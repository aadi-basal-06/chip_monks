==> flow/design.v <==
`timescale 1ns / 1ps
module chip8_cpu (
    input wire clk,
    input wire reset,
    input wire [7:0] mem_data_out,
    input wire [15:0] key_pressed,
    input wire collision,
    output reg mem_read,
    output reg [11:0] mem_addr_out,
    output reg [7:0] mem_data_in,
    output reg mem_write,
    output reg draw,
    output reg [5:0] x,
    output reg [4:0] y,
    output reg [7:0] sprite_data,
    output reg [3:0] draw_row_index
);
    reg [11:0]    pc;
    reg [11:0]    I;
    reg [7:0]     V[0:15];
    reg [15:0]    opcode;
    reg [3:0]     state;
    reg [3:0]     pc_data;
    reg [11:0]    stack[0:15];
    reg [7:0]     opcode_fh;
    reg [7:0]     opcode_sh;
    reg [7:0]     delay_timer,sound_timer; 
    reg [20:0]    one_hz;
    reg [3:0]     i;
    reg [3:0]     draw_row;
    wire [7:0] display_addr;
    wire        display_done;
    localparam FETCH1 = 0, FETCH1_WAIT = 1, FETCH2 = 2, FETCH2_WAIT = 3;
    localparam LASTFETCH = 4, EXECUTE = 5, LASTFETCH_WAIT = 6;
    localparam STORE = 7, RETRIEVE = 8, RETRIEVE_WAIT = 9;
    localparam DRAW_START = 10, DRAW_INC = 11, DRAW_FETCH = 12;
    always @(posedge clk or posedge reset) begin
        if(reset) begin
            pc <= 12'h200;
            state <= FETCH1;
            opcode <= 0;
            I <= 12'd0;
            opcode_fh <= 0;
            opcode_sh <= 0;
            mem_read <= 0;
            mem_write <= 0;
            delay_timer <= 0;
            pc_data <= 0;
            one_hz <= 0;
            sound_timer <= 0;
            draw <= 0;
            draw_row <= 0;
            draw_row_index <= 0;
            sprite_data <= 8'd0;
        end else begin
            if (one_hz == 833333) begin
                one_hz <= 0;
                if (delay_timer > 0)
                    delay_timer <= delay_timer - 1;
                if (sound_timer > 0)
                    sound_timer <= sound_timer - 1;
            end else
                one_hz <= one_hz + 1;
            if (collision)
                V[15] <= 1;
            mem_read <= 0;
            mem_write <= 0;
            case(state)
                FETCH1: begin
                    mem_addr_out <= pc;
                    mem_read <= 1;
                    state <= FETCH1_WAIT;
                end
                FETCH1_WAIT: state <= FETCH2;
                FETCH2: begin
                    opcode_fh <= mem_data_out;
                    mem_addr_out <= pc + 1;
                    mem_read <= 1;
                    state <= FETCH2_WAIT;
                end
                FETCH2_WAIT: state <= LASTFETCH;
                LASTFETCH: begin
                    opcode_sh <= mem_data_out;
                    state <= LASTFETCH_WAIT;
                end
                LASTFETCH_WAIT: begin
                    opcode <= {opcode_fh, opcode_sh};
                    state <= EXECUTE;
                end
                EXECUTE: begin
                    case(opcode[15:12])
                        4'hD: begin
                            draw_row <= 0;
                            draw_row_index <= 0;
                            mem_read <= 1;
                            mem_addr_out <= I;
                            state <= DRAW_START;
                        end
                        default: begin
                            pc <= pc + 2;
                            state <= FETCH1;
                        end
                    endcase
                end
                DRAW_START: begin
                    draw <= 1;
                    x <= V[opcode[11:8]][5:0];
                    y <= V[opcode[7:4]][4:0];
                    draw_row_index <= draw_row;
                    sprite_data <= mem_data_out;
                    if (display_done) begin
                        draw <= 0;
                        if (draw_row == opcode[3:0] - 1) begin
                            pc <= pc + 2;
                            state <= FETCH1;
                        end else begin
                            draw_row <= draw_row + 1;
                            mem_addr_out <= I + draw_row + 1;
                            mem_read <= 1;
                            state <= DRAW_FETCH;
                        end
                    end
                end
                DRAW_FETCH: begin
                    sprite_data <= mem_data_out;
                    state <= DRAW_START;
                end
                STORE: begin 
                    mem_addr_out <= I + i;
                    mem_data_in <= V[i];
                    mem_write <= 1;
                    if (i == opcode[11:8]) begin
                        pc <= pc + 2;
                        state <= FETCH1;
                    end else begin
                        i <= i+1;
                        state <= STORE;
                    end
                end
                RETRIEVE: begin
                    if(i <= opcode[11:8]) begin
                        mem_addr_out <= I + i;
                        mem_read <= 1;
                    end else begin
                        pc <= pc + 2;
                        state <= FETCH1;
                    end
                end
                RETRIEVE_WAIT: begin
                    V[i] <= mem_data_out;
                    i <= i + 1;
                    state <= RETRIEVE;  
                end
                default: state <= FETCH1;
            endcase
        end
    end
endmodule
# --- From RTL to reports: chip8_cpu ---
# Tool output for the design above, in the order of the flow.
# Lines are those of the file above, counted from 1.
# Library cell names are shortened.
setup:
  design: "chip8_cpu"
  clk_port: "clk"
  cell_library: "sky130hd"
  corner: "tt_025C_1v80"

# --- After elaboration ---
# Source: Yosys, flattened and elaborated. Widths are those after wreduce. Registers that Yosys merges into a memory's read port (data or address) are not register bits. Print and check cells do not count.
bits:
  out_inout_bits: 46
  register_bits: 230
  word_cells: 178
classes:
  logic: 1
  compare: 1
  muxes: 37
  add_sub_neg: 6
  reduce_and_logical: 33
  eq_ne: 68
ops:
  columns: ["op", "n"]
  rows:
  - ["8-bit parallel mux with 16-bit select", 1]
  - ["4-bit == test (second input constant)", 29]
  - ["12-bit two-way mux", 9]
  - ["6-bit parallel mux with 16-bit select", 1]
  - ["5-bit parallel mux with 16-bit select", 1]
  - ["12-bit parallel mux with 6-bit select", 1]
  - ["4-bit by 3-bit == test with 1-bit output (second input constant)", 16]
  - ["3-bit AND reduction", 16]
  - ["4-bit parallel mux with 12-bit select", 1]
  - ["12-bit parallel mux with 4-bit select", 1]
  - ["4-bit by 2-bit == test with 1-bit output (second input constant)", 8]
  - ["4-bit by 32-bit == test with 1-bit output", 1]
  - ["4-bit two-way mux", 8]
  - ["4-bit parallel mux with 2-bit select", 3]
  - ["8-bit two-way mux", 3]
  - ["2-bit != test (second input constant)", 9]
  - ["4-bit by 1-bit == test with 1-bit output (second input constant)", 4]
  - ["4-bit logical NOT", 4]
  - ["12-bit by 1-bit adder with 12-bit output (second input constant)", 1]
  - ["12-bit by 2-bit adder with 12-bit output (second input constant)", 1]
  - ["6-bit AND reduction", 2]
  - ["2-bit AND reduction", 4]
  - ["4-bit by 1-bit adder with 4-bit output (second input constant)", 2]
  - ["6-bit nonzero test", 1]
  - ["1-bit two-way mux", 6]
  - ["4-bit by 1-bit adder with 5-bit output (second input constant)", 1]
  - ["4-bit by 1-bit subtractor with 5-bit output (second input constant)", 1]
  - ["2-bit nonzero test", 2]
# Not listed: further kinds 8, cells in them 9.

# --- Depth ---
# Longest topological path by Yosys (ltp), each cell counted once; first at word level (registers and memories cut), then after technology mapping (sequential cells cut; the memories' decode and read muxes count).
depth:
  depth_word: 5
  abc_area: 0
  depth_mapped: 8
  ltp_nobuf: 7

# --- Synthesis result ---
# The flow's flattened synthesis, as Yosys stat reports it; memories are mapped. The netlist is that of the ABC_AREA named above (0 if unset); the other value can give another one.
synth_totals:
  cell_count: 276
  buffers: 28
  ffs: 80
  sequential_area_um2: 2084.5
  synth_area_um2: 3539.6
types:
  columns: ["type", "n", "type_area_um2"]
  rows:
  - ["dfrtp_1", 62, 1.55E+03]
  - ["edfxtp_1", 16, 480.461]
  - ["mux2_2", 27, 304.042]
  - ["buf_4", 20, 150.144]
  - ["xor2_1", 13, 113.859]
  - ["ha_1", 8, 100.096]
  - ["nor4_2", 5, 62.56]
  - ["and2_1", 9, 56.304]
  - ["inv_1", 15, 56.304]
  - ["dfstp_2", 2, 52.55]
  - ["o21ai_0", 10, 50.048]
  - ["nand2_1", 12, 45.043]
  - ["xnor2_1", 5, 43.792]
  - ["mux2i_1", 4, 40.038]
  - ["nor2b_1", 6, 37.536]
  - ["a222oi_1", 3, 30.029]
  - ["a22oi_1", 4, 30.029]
  - ["nand3_1", 6, 30.029]
# Other cell types: 24; their cells: 49.

# --- Timing after synthesis ---
# Source: OpenSTA report_checks on the synthesized netlist (no wires, ideal clock, input and output delay 20% of the period each), path of least setup slack; recovery checks are left aside. Register names are those of the netlist, which keeps one name where synthesis merged equal registers.
synth_timing:
  path_type: "register -> register"
  startpoint: "register opcode[13]"
  endpoint: "register mem_addr_out[0]"
  setup_ns: 0.385
  tclk_ns: 2.14
  slack_ns: -0.083
  t_arrival_ns: 1.838
  driving_pins: 5
  launch_ns: 0.000
  delay_ns: 2.223
  n_path_buf: 0
  period_less_setup_slack_ns: 2.223
# "delay_ns" = arrival - input delay + setup time.
# "driving_pins" counts driving pins, that of a launching flip-flop among them; a cell with two outputs on the path counts twice.
# "period_less_setup_slack_ns" is the clock period less the worst setup slack; recovery checks do not enter. This is arithmetic on one report: input and output delays are still those of the set period (20% each).
# The rows between start and end are the longest chain of elaborated cells between them; the timing report does not say that the signal goes this way. Where chains are equally long, one stands for them.
# Each line given opens the expression or statement behind the cell; cells for indexed reads and writes are added by Yosys, which also makes memories of some case tables.
# A register here has more assigning lines than the two given.
# The path ends at the enable pin of a flip-flop; only ways to that pin are counted.
synth_between:
  path_cell_list: "dfrtp_1 -> and4b_1 -> nor2b_1 -> or4_1 -> a21oi_1"
  elab_chain_len: 3
  cone_cells: 3
  lines_between: 1
synth_rtl:
  columns: ["item", "line_no", "rtl"]
  rows:
  - ["start: declaration", 21, "reg [15:0]    opcode;"]
  - ["start: assignment", 41, "opcode <= 0;"]
  - ["start: assignment", 87, "opcode <= {opcode_fh, opcode_sh};"]
  - ["4-bit == test", 91, "case(opcode[15:12])"]
  - ["2-bit != test", null, null]
  - ["6-bit AND reduction", null, null]
  - ["end: assignment", 70, "mem_addr_out <= pc;"]
  - ["end: assignment", 77, "mem_addr_out <= pc + 1;"]
  - ["end: declaration", 9, "output reg [11:0] mem_addr_out,"]

# --- Worst path after layout ---
# From the final timing report of run A: the path of least setup slack in the routed layout; clock arrival at registers is part of the times.
layout_timing:
  path_type: "register -> register"
  startpoint: "register i[3]"
  endpoint: "register pc[2]"
  tclk_ns: 1.61
  setup_ns: 0.11
  launch_ns: 0.35
  slack_ns: -0.38
  t_arrival_ns: 2.24
  driving_pins: 7
  n_path_buf: 0
# The rows between start and end are the longest chain of elaborated cells between them; the timing report does not say that the signal goes this way. Where chains are equally long, one stands for them.
# A register here has more assigning lines than the two given.
layout_between:
  path_cell_list: "edfxtp_1 -> ha_4 -> and4_4 -> a22o_1 -> a31o_4 -> or2_1 -> mux2_4"
  elab_chain_len: 3
  cone_cells: 8
  lines_between: 3
layout_rtl:
  columns: ["item", "line_no", "rtl"]
  rows:
  - ["start: declaration", 29, "reg [3:0]     i;"]
  - ["start: assignment", 136, "i <= i+1;"]
  - ["start: assignment", 151, "i <= i + 1;"]
  - ["4-bit <= comparator", 141, "if(i <= opcode[11:8]) begin"]
  - ["12-bit two-way mux", 141, null]
  - ["12-bit parallel mux with 4-bit select", 68, "case(state)"]
  - ["end: assignment", 100, "pc <= pc + 2;"]
  - ["end: assignment", 114, "pc <= pc + 2;"]
  - ["end: declaration", 18, "reg [11:0]    pc;"]

2 stored runs of chip8_cpu in the flow (synthesis by Yosys, layout by OpenROAD, sky130hd cells), in arbitrary order. Constraints: input delay and output delay 20% of the set period each, output load 0.01 pF.
"clock_period_reached_ns" = clock period - worst setup slack. The figure is calculated, with input and output delays left at 20% of the set period.
"timing.worst_path_ns" means the part of the period allowed to the worst setup path (the constraints hold back 20% at inputs and 20% at outputs) less its slack; where the path has registers, the arrival times of their clocks count too.
"fin_power_w": no workload was simulated; the value follows from the tool's default switching activity.

--- run A ---
==> flow/run.sh <==
#!/bin/bash
# the make line also repeats the synthesis and layout settings of config.mk as NAME=value (left out here)
make -C /OpenROAD-flow-scripts/flow DESIGN_CONFIG=/design/flow/config.mk WORK_HOME=/design/flow/orfs CLKGATE_MAP_FILE= finish
==> flow/config.mk <==
export PLATFORM = sky130hd
export DESIGN_NAME = chip8_cpu
export DESIGN_NICKNAME = chip8_cpu
export VERILOG_FILES = /design/flow/design.v
export SDC_FILE = /design/flow/constraint.sdc
export NUM_CORES = 4
export LEC_CHECK = 0
export CAP_MARGIN = 20
export CORE_MARGIN = 2
export CORE_UTILIZATION = 40
export SLEW_MARGIN = 20
==> flow/constraint.sdc <==
create_clock -name core_clock -period 1.61 [get_ports {clk}]
set_input_delay 0.3220 -clock core_clock [delete_from_list [all_inputs] [get_ports {clk}]]
set_output_delay 0.3220 -clock core_clock [all_outputs]
set_load 0.01 [all_outputs]

==> results, as YAML <==
results:
  fin_power_w: 0.003565
  worstSetupSlack_ns: -0.384
  holdWs_ns: 0.355
  timing.worst_path_ns: 1.99
  critical_path_type: "register -> register"
  total_die_area_um2: 9617.7
  layout_utilization_pct: 55.4
  synthesis_area_um2: 3539.6
  clock_period_reached_ns: 1.994
  tns_setup_ns: -8.644

--- run B ---
==> flow/run.sh <==
#!/bin/bash
# the make line also repeats the synthesis and layout settings of config.mk as NAME=value (left out here)
make -C /OpenROAD-flow-scripts/flow DESIGN_CONFIG=/design/flow/config.mk WORK_HOME=/design/flow/orfs CLKGATE_MAP_FILE= finish
==> flow/config.mk <==
export PLATFORM = sky130hd
export DESIGN_NAME = chip8_cpu
export DESIGN_NICKNAME = chip8_cpu
export VERILOG_FILES = /design/flow/design.v
export SDC_FILE = /design/flow/constraint.sdc
export NUM_CORES = 4
export LEC_CHECK = 0
export CAP_MARGIN = 20
export CELL_PAD_IN_SITES_DETAIL_PLACEMENT = 2
export CELL_PAD_IN_SITES_GLOBAL_PLACEMENT = 2
export CORE_ASPECT_RATIO = 0.63
export CORE_MARGIN = 10
export CORE_UTILIZATION = 48
export CTS_CLUSTER_SIZE = 20
export GPL_ROUTABILITY_DRIVEN = 1
export GPL_TIMING_DRIVEN = 0
export MAX_ROUTING_LAYER = met4
export PLACE_DENSITY_LB_ADDON = 0.06
export SETUP_SLACK_MARGIN = 0.39
export SLEW_MARGIN = 20
==> flow/constraint.sdc <==
create_clock -name core_clock -period 4.26 [get_ports {clk}]
set_input_delay 0.8520 -clock core_clock [delete_from_list [all_inputs] [get_ports {clk}]]
set_output_delay 0.8520 -clock core_clock [all_outputs]
set_load 0.01 [all_outputs]

==> results, as YAML <==
results:
  fin_power_w: 0.001701
  worstSetupSlack_ns: 1.531
  holdWs_ns: 0.373
  timing.worst_path_ns: 2.73
  critical_path_type: "register -> register"
  total_die_area_um2: 11301.2
  layout_utilization_pct: 62.8
  synthesis_area_um2: 3539.6
  clock_period_reached_ns: 2.729
  tns_setup_ns: 0.000
