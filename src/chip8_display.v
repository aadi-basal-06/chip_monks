==> flow/design.v <==
`timescale 1ns / 1ps
module chip8_display (
    input wire clk,
    input wire reset,
    input wire draw,
    input wire [5:0] x,
    input wire [4:0] y,
    input wire [3:0] row_index,
    input wire [7:0] sprite_data,
    input wire [7:0] display_in,
    output reg [7:0] display_out,
    output reg [7:0] addr, 
    output reg collision,
    output reg done
);
    reg [7:0] display_mem [0:255];  
    integer i;
    initial begin
        for (i = 0; i < 256; i = i + 1)
            display_mem[i] = 8'b0;
    end
    localparam IDLE   = 3'b000;
    localparam LOAD   = 3'b001;
    localparam UPDATE = 3'b010;
    localparam STORE  = 3'b011;
    localparam NEXT   = 3'b100;
    localparam FINISH = 3'b101;
    reg [2:0] state;
    reg [7:0] byte_index;
    reg [3:0] row_counter;
    reg [7:0] curr_byte;
    reg [7:0] new_byte;
    integer bit_offset;
    reg draw_latched;
    always @(posedge clk or posedge reset) begin
        if (reset) begin
            state <= IDLE;
            byte_index <= 0;
            row_counter <= 0;
            collision <= 0;
            done <= 0;
            addr <= 0;
            display_out <= 0;
            draw_latched <= 0;
        end else begin
            if (draw)
                draw_latched <= 1;
            else if (state == IDLE)
                draw_latched <= 0;
            display_out <= 0;
            case (state)
                IDLE: begin
                    done <= 0;
                    collision <= 0;
                    addr <= 0;
                    byte_index <= x >> 3;
                    row_counter <= 0;
                    if (draw_latched)
                        state <= LOAD;
                end
                LOAD: begin
                    curr_byte <= display_mem[byte_index];
                    addr <= byte_index;
                    state <= UPDATE;
                end
                UPDATE: begin
                    new_byte = curr_byte;
                    bit_offset = x[2:0];
                    new_byte = curr_byte ^ (sprite_data >> bit_offset);  
                    if (|(curr_byte & (sprite_data >> bit_offset)))  
                        collision <= 1;
                    state <= STORE;
                end
                STORE: begin
                    display_mem[byte_index] <= new_byte;
                    display_out <= new_byte;
                    addr <= byte_index;
                    state <= NEXT;
                end
                NEXT: begin
                    byte_index <= byte_index + 1;
                    if (byte_index == ((x + 7) >> 3)) begin
                        if (row_counter + 1 == row_index + 1)
                            state <= FINISH;
                        else begin
                            row_counter <= row_counter + 1;
                            byte_index <= (x >> 3);  
                            state <= LOAD;
                        end
                    end else
                        state <= LOAD;
                end
                FINISH: begin
                    done <= 1;
                    state <= IDLE;
                end
            endcase
        end
    end
endmodule
Step by step through the tools: chip8_display
The steps from the RTL of chip8_display to its reports follow in flow order.
Lines are those of the file above, counted from 1.
A cell with - has no value.
- design top: chip8_display
- clock: clk
- standard-cell library: sky130hd
- corner: tt_025C_1v80

Word level
Yosys after proc, flatten, opt, wreduce and memory -nomap, before mapping. Print and check cells are not counted. Equal cells are merged and count once.
- register bits after elaboration: 2098
- output and inout bits: 18
- muxes and demuxes at 18
- bitwise logic cells: 3
- shift-type cells at 1
- eq/ne operators: 266
- noted reductions and logical operators: 271
- add/sub/neg operators: 4
- operators by type and width (cell ; number):
    8-bit case mux with 256-bit select ; 1
    8-bit equality test with constant B ; 128
    3-bit AND reduction ; 257
    8-bit by 7-bit equality test with 1-bit output with constant B ; 64
    8-bit by 6-bit equality test with 1-bit output with constant B ; 32
    8-bit by 5-bit equality test with 1-bit output with constant B ; 16
    8-bit by 4-bit equality test with 1-bit output with constant B ; 8
    32-bit by 5-bit equality test with 1-bit output ; 1
    8-bit by 3-bit equality test with 1-bit output with constant B ; 4
    8-bit case mux with 2-bit select ; 2
    8-bit 2-to-1 mux ; 3
    3-bit case mux with 6-bit select ; 1
    8-bit by 2-bit equality test with 1-bit output with constant B ; 2
    2-bit nonzero test ; 5
    4-bit by 1-bit adder with 5-bit output with constant B ; 2
    3-bit 2-to-1 mux ; 3
    2-bit != test with constant B ; 4
    2-bit AND reduction ; 4
    8-bit by 1-bit adder with 8-bit output with constant B ; 1
    8-bit by 1-bit equality test with 1-bit output with constant B ; 1
    8-bit by 3-bit >> shifter with 8-bit output ; 1
    8-bit by 4-bit equality test with 1-bit output ; 1
    8-bit AND ; 1
    8-bit bitwise XOR ; 1
    8-bit zero test ; 1
    8-bit OR reduction ; 1
    4-bit case mux with 2-bit select ; 1
    4-bit 2-to-1 mux ; 2
Other operator kinds: 10; their cells: 15.

Longest topological paths
Longest topological path by Yosys (ltp), each cell counted once; first at word level (registers and memories cut), then after technology mapping (sequential cells cut; the memories' decode and read muxes count).
- noted depth after elaboration: 5
- ABC_AREA: 0
- noted mapped depth: 14
- depth with buffers taken out: 10

Mapped cells and area
Source: synth_stat.txt of the flow (Yosys; design flattened, memories mapped). It holds for the ABC_AREA given above (unset counts as 0); a run with the other value may have another netlist.
- cell count: 4970
- synthesis area: 0.0807562 mm2
- noted mapped flip-flops: 2101
- cell types (type ; number):
    sky130_fd_sc_hd__edfxtp_1 ; 2064
    sky130_fd_sc_hd__a22oi_1 ; 525
    sky130_fd_sc_hd__a32oi_1 ; 176
    sky130_fd_sc_hd__nor2_1 ; 396
    sky130_fd_sc_hd__dfrtp_1 ; 36
    sky130_fd_sc_hd__o22ai_1 ; 133
    sky130_fd_sc_hd__nor3_1 ; 139
    sky130_fd_sc_hd__a22o_1 ; 70
    sky130_fd_sc_hd__nand4_1 ; 98
    sky130_fd_sc_hd__nand3_1 ; 120
    sky130_fd_sc_hd__buf_2 ; 112
    sky130_fd_sc_hd__clkbuf_1 ; 145
    sky130_fd_sc_hd__a221oi_1 ; 60
    sky130_fd_sc_hd__nor4_1 ; 82
    sky130_fd_sc_hd__nand2_1 ; 134
    sky130_fd_sc_hd__a21oi_1 ; 98
    sky130_fd_sc_hd__a222oi_1 ; 37
    sky130_fd_sc_hd__buf_1 ; 84
Not listed: further types 67, cells in them 461.

Worst setup path after synthesis
Source: OpenSTA report_checks on the synthesized netlist (no wires, ideal clock, input and output delay 20% of the period each), path of least setup slack; recovery checks are left aside. Register names are those of the netlist, which keeps one name where synthesis merged equal registers.
- kind: register to register
- start point: reg new_byte[0]
- end point: reg display_mem[0][0]
- data arrival time at 3.238 ns
- driving pins on the path at 1
- setup slack: 0.543 ns
- noted setup time: 0.819 ns
- required time: 3.781 ns
- noted clock period: 4.6 ns
- path delay: 4.057 ns
- period reached after synthesis: 4.057 ns
"path delay" = arrival - input delay + setup time.
"driving pins on the path" counts driving pins, that of a launching flip-flop among them; a cell with two outputs on the path counts twice.
"period reached after synthesis" is the clock period less the worst setup slack; recovery checks do not enter. This is arithmetic on one report: input and output delays are still those of the set period (20% each).
- path through: sky130_fd_sc_hd__edfxtp_1
- noted length of the longest elaborated chain: 0
- RTL lines, path post-synthesis (item ; line ; text):
    start, declared ; 32 ; reg [7:0] new_byte;
    start, assigned ; 67 ; new_byte = curr_byte;
    start, assigned ; 69 ; new_byte = curr_byte ^ (sprite_data >> bit_offset);
    end, assigned ; 75 ; display_mem[byte_index] <= new_byte;
    end, declared ; 16 ; reg [7:0] display_mem [0:255];

Timing after layout
Path of least setup slack in the final report of flow run A (OpenROAD, finished layout, wires in). Where an end is a register, its clock arrival counts in the times.
- kind: register to register
- start point: reg byte_index[3]
- end point: reg curr_byte[4]
- setup slack: -0.87 ns
- noted setup time: 0.27 ns
- required time: 4.02 ns
- driving pins on the path at 14
- noted clock period: 3.4 ns
- data arrival time at 4.89 ns
Between the ends stands the longest chain of elaborated cells between them, by number of cells; it is not shown to be the way that was timed. Of several equally long chains one is given.
Each line given opens the expression or statement behind the cell; cells for indexed reads and writes are added by Yosys, which also makes memories of some case tables.
A register here has more assigning lines than the two given.
- path through: sky130_fd_sc_hd__dfrtp_2 > sky130_fd_sc_hd__buf_4 > sky130_fd_sc_hd__nand3b_1 > sky130_fd_sc_hd__buf_12 > sky130_fd_sc_hd__nor2_4 > sky130_fd_sc_hd__a22oi_2 > sky130_fd_sc_hd__nand4_1 > sky130_fd_sc_hd__buf_4 > sky130_fd_sc_hd__nor3_4 > sky130_fd_sc_hd__nand4_1 > sky130_fd_sc_hd__buf_4 > sky130_fd_sc_hd__nor4_4 > sky130_fd_sc_hd__buf_4 > sky130_fd_sc_hd__a41oi_2
- noted length of the longest elaborated chain: 2
- RTL lines, path after layout (item ; line ; text):
    start, declared ; 29 ; reg [7:0] byte_index;
    start, assigned ; 56 ; byte_index <= x >> 3;
    start, assigned ; 81 ; byte_index <= byte_index + 1;
    8-bit equality test ; 62 ; curr_byte <= display_mem[byte_index];
    8-bit case mux with 256-bit select ; 62 ;
    end, assigned ; 62 ;
    end, declared ; 31 ; reg [7:0] curr_byte;

Lab notebook: chip8_display

Measured results for chip8_display: 2 stored runs of the Yosys and OpenROAD flow on sky130hd. The settings differ; the order carries no meaning. The constraints put input and output delay at 20% of the set period each and load the outputs with 0.01 pF.
"period reached" = clock period - worst setup slack. The figure is calculated, with input and output delays left at 20% of the set period.
"allowed time less slack (worst setup path)" is the time allowed to the run's worst setup path (the clock period less input and output delay, where it has them) less its slack. Clock arrival times count: a late capture clock shortens it, a late launch clock lengthens it.
"overall power": no workload was simulated; the value follows from the tool's default switching activity.

Flow run A

==> flow/run.sh <==
#!/bin/bash
# the make line also repeats the synthesis and layout settings of config.mk as NAME=value (left out here)
make -C /OpenROAD-flow-scripts/flow DESIGN_CONFIG=/design/flow/config.mk WORK_HOME=/design/flow/orfs CLKGATE_MAP_FILE= finish
==> flow/config.mk <==
export PLATFORM = sky130hd
export DESIGN_NAME = chip8_display
export DESIGN_NICKNAME = chip8_display
export VERILOG_FILES = /design/flow/design.v
export SDC_FILE = /design/flow/constraint.sdc
export NUM_CORES = 4
export LEC_CHECK = 0
export CAP_MARGIN = 20
export CORE_MARGIN = 2
export CORE_UTILIZATION = 40
export SLEW_MARGIN = 20
==> flow/constraint.sdc <==
create_clock -name core_clock -period 3.4 [get_ports {clk}]
set_input_delay 0.6800 -clock core_clock [delete_from_list [all_inputs] [get_ports {clk}]]
set_output_delay 0.6800 -clock core_clock [all_outputs]
set_load 0.01 [all_outputs]

Measured in flow run A:
- final setup TNS: -7.618 ns
- allowed time less slack (worst setup path): 4.27 ns
- type of the worst setup path: register to register
- std-cell area (final layout) at 0.112925 mm2
- period reached: 4.271 ns
- noted the utilization: 0.564
- overall power at 72.834 mW
- setup slack of the critical path at -0.871 ns
- noted the worst hold slack: 0.354 ns
- netlist area reported by Yosys at 0.0807562 mm2
- total die area at 0.205499 mm2

Flow run B

==> flow/run.sh <==
#!/bin/bash
# the make line also repeats the synthesis and layout settings of config.mk as NAME=value (left out here)
make -C /OpenROAD-flow-scripts/flow DESIGN_CONFIG=/design/flow/config.mk WORK_HOME=/design/flow/orfs CLKGATE_MAP_FILE= finish
==> flow/config.mk <==
export PLATFORM = sky130hd
export DESIGN_NAME = chip8_display
export DESIGN_NICKNAME = chip8_display
export VERILOG_FILES = /design/flow/design.v
export SDC_FILE = /design/flow/constraint.sdc
export NUM_CORES = 4
export LEC_CHECK = 0
export CAP_MARGIN = 20
export CELL_PAD_IN_SITES_DETAIL_PLACEMENT = 1
export CORE_ASPECT_RATIO = 0.7
export CORE_MARGIN = 2
export CORE_UTILIZATION = 59
export GPL_TIMING_DRIVEN = 1
export MIN_ROUTING_LAYER = met2
export PLACE_DENSITY = 0.73
export SETUP_SLACK_MARGIN = 0.05
export SLEW_MARGIN = 20
==> flow/constraint.sdc <==
create_clock -name core_clock -period 2.39 [get_ports {clk}]
set_input_delay 0.4780 -clock core_clock [delete_from_list [all_inputs] [get_ports {clk}]]
set_output_delay 0.4780 -clock core_clock [all_outputs]
set_load 0.01 [all_outputs]

Flow run B: incomplete, clock tree synthesis halted on DPL-0033.
